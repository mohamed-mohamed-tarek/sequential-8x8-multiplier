==> flow/design.v <==
module reg16(
	input clk,sclr,clk_en,
	input [15:0] datain,
	output reg [15:0] reg_out);
always@(posedge clk) begin
	if(clk_en) begin
		if(!sclr)
			reg_out <= 0;
		else
			reg_out <= datain;
	end
end
endmodule
module TB();
reg clk ,sclr,clk_en;
reg [15:0] datain;
wire [15:0] reg_out;
reg16 r(clk,sclr,clk_en,datain,reg_out);
always
	#5 clk=~clk;
initial
	$monitor("sclr=%b clk_en=%b datain=%d reg_out=%d",sclr,clk_en,datain,reg_out);
initial begin
clk = 0; clk_en=0; sclr=1; datain=2;
#10
clk_en=1;
#10
sclr=0;
#80;
end
endmodule 
; ---- From RTL to reports: reg16
; The steps from the RTL of reg16 to its reports follow in flow order.
; Lines are those of the file above, counted from 1.
; Operators: Yosys type, input widths -> output width; for muxes data width and select width s.
; Library cell names are shortened.
; A cell with -- has no value.
[inputs]
design = reg16
clock_port = clk
cell_library = sky130hd
corner = tt_025C_1v80

; ---- Elaborated design
; Counts by Yosys on the flattened word-level netlist (proc, flatten, opt, wreduce; memories kept). Register bits leave out memories and registers merged into their read ports (data or address); mux counts leave out enables and synchronous resets folded into registers. Print and check cells are left out. Cells with the same type and inputs are merged into one.
[bits]
regBits = 16
ram_bits = 0
latchBits = 0
output_inout_bits = 16
inputBits = 19
romBits = 0
wordCells = 1
clocked_rd_ports_x_width = 0
n_memories = 0
[op_classes]
n_cmp = 0
eq_ne = 0
mux = 0
div = 0
logic = 0
addsub = 0
mul = 0
shift = 0
reduce_and_logical = 0

; ---- Depth
; Longest topological path by Yosys (ltp), each cell counted once; first at word level (registers and memories cut), then after technology mapping (sequential cells cut; the memories' decode and read muxes count).
[depth]
word_depth = 0
abc_area = 0
mapped_depth = 2
depth_no_buf = 1

; ---- After synthesis
; The flow's flattened synthesis, as Yosys stat reports it; memories are mapped. The netlist is that of the ABC_AREA named above (0 if unset); the other value can give another one.
; The area totals of this step are shown rounded.
[mapped]
buf_cells = 1
seq_area_mm2 = 0.00048
ff_cells = 16
yosys_area_mm2 = 0.000607
cell_count = 33
[by_type]
columns = cell_type, count
row1 = edfxtp_1, 16
row2 = and2_2, 12
row3 = and2_1, 4
row4 = buf_6, 1

; ---- Worst setup path after synthesis
; Source: OpenSTA report_checks on the synthesized netlist (no wires, ideal clock, input and output delay 20% of the period each), path of least setup slack; recovery checks are left aside. Register names are those of the netlist, which keeps one name where synthesis merged equal registers.
[synth_timing]
path_kind = input to register
start = input sclr
end = register reg_out[3]
tclk_ns = 0.627
n_path_buf = 1
setup_time_ns = 0.256
path_stages = 2
path_delay_ns = 0.508
launch_ns = 0.125
arrival_ns = 0.377
slack_ns = -0.006
t_required_ns = 0.371
period_less_setup_slack_ns = 0.633
; "path_delay_ns" is the arrival time less input delay plus setup time.
; "path_stages" counts driving pins, that of a launching flip-flop among them; a cell with two outputs on the path counts twice.
; "period_less_setup_slack_ns" is the clock period less the worst setup slack; recovery checks do not enter. This is arithmetic on one report: input and output delays are still those of the set period (20% each).
[synth_between]
path_cell_list = buf_6 -> and2_2
elab_chain_cells = 0
cells_between = 0
cone_lines = 0
[synth_lines]
columns = element, line
row1 = "start, declared", 2  ; input clk,sclr,clk_en,
row2 = "end, assigned", 8  ; reg_out <= 0;
row3 = "end, assigned", 10  ; reg_out <= datain;
row4 = "end, declared", 4  ; output reg [15:0] reg_out);

; ---- Worst path after layout
; Path of least setup slack in the final report of job 1 (OpenROAD, finished layout, wires in). Where an end is a register, its clock arrival counts in the times.
[layout_timing]
path_kind = register to output
start = register reg_out[7]
end = output reg_out[7]
arrival_ns = 0.79
tclk_ns = 0.476
out_delay_ns = 0.10
launch_ns = 0.27
path_stages = 2
n_path_buf = 1
slack_ns = -0.41
t_required_ns = 0.38
[layout_between]
path_cell_list = edfxtp_1 -> buf_2
elab_chain_cells = 0
cells_between = 0
cone_lines = 0
[layout_lines]
columns = element, line
row1 = "start, declared", 4  ; output reg [15:0] reg_out);
row2 = "start, assigned", 8  ; reg_out <= 0;
row3 = "start, assigned", 10  ; reg_out <= datain;
row4 = "end, declared", 4

; Below are 2 stored runs of the flow (Yosys, OpenROAD; platform sky130hd) on reg16, each with its settings and what was measured, unordered. Constraints: input delay and output delay 20% of the set period each, output load 0.01 pF.
; "achieved_period_ns" = clock period - worst setup slack. The figure is calculated, with input and output delays left at 20% of the set period.
; "critical_path_time_ns": the worst setup path's part of the clock period (all of it between registers, 20% less for each end at a port) less its slack. A launch clock that arrives late makes it longer, a capture clock that arrives late makes it shorter.
; By "final_power_uw" is meant OpenSTA's value without simulated activity: inputs other than the clock are taken to toggle once in ten clock periods, and the tool carries that through the logic.
; The results are shown rounded.

[job 1: settings]
period_ns = 0.476
CORE_UTILIZATION = 40
CORE_ASPECT_RATIO = 0.7
TNS_END_PERCENT = 80
GPL_TIMING_DRIVEN = 0
GPL_ROUTABILITY_DRIVEN = 0
CAP_MARGIN = 20
SLEW_MARGIN = 10
MAX_ROUTING_LAYER = met4
CORE_MARGIN = 2
[job 1: results]
yosys_chip_area_mm2 = 0.000607
dieArea_mm2 = 0.00185
layout_utilization_pct = 65.7
setup_ws_ns = -0.408
setup_tns_ns = -6.33
final_hold_ws_ns = 0.178
final_power_uw = 2740
achieved_period_ns = 0.884
critical_path_time_ns = 0.79
timing.worst_path_kind = register to output

[job 2: settings]
period_ns = 0.449
CORE_UTILIZATION = 26
SETUP_SLACK_MARGIN = 0.1
PLACE_DENSITY_LB_ADDON = 0.18
HOLD_SLACK_MARGIN = 0.07
CORE_MARGIN = 9
CELL_PAD_IN_SITES_GLOBAL_PLACEMENT = 3
ABC_AREA = 0
GPL_ROUTABILITY_DRIVEN = 0
CTS_CLUSTER_SIZE = 24
CAP_MARGIN = 20
SLEW_MARGIN = 20
[job 2: results]
yosys_chip_area_mm2 = 0.000607
dieArea_mm2 = 0.0044
layout_utilization_pct = 46.2
setup_ws_ns = -0.433
setup_tns_ns = -6.65
final_hold_ws_ns = 0.189
final_power_uw = 3020
achieved_period_ns = 0.882
critical_path_time_ns = 0.79
timing.worst_path_kind = register to output
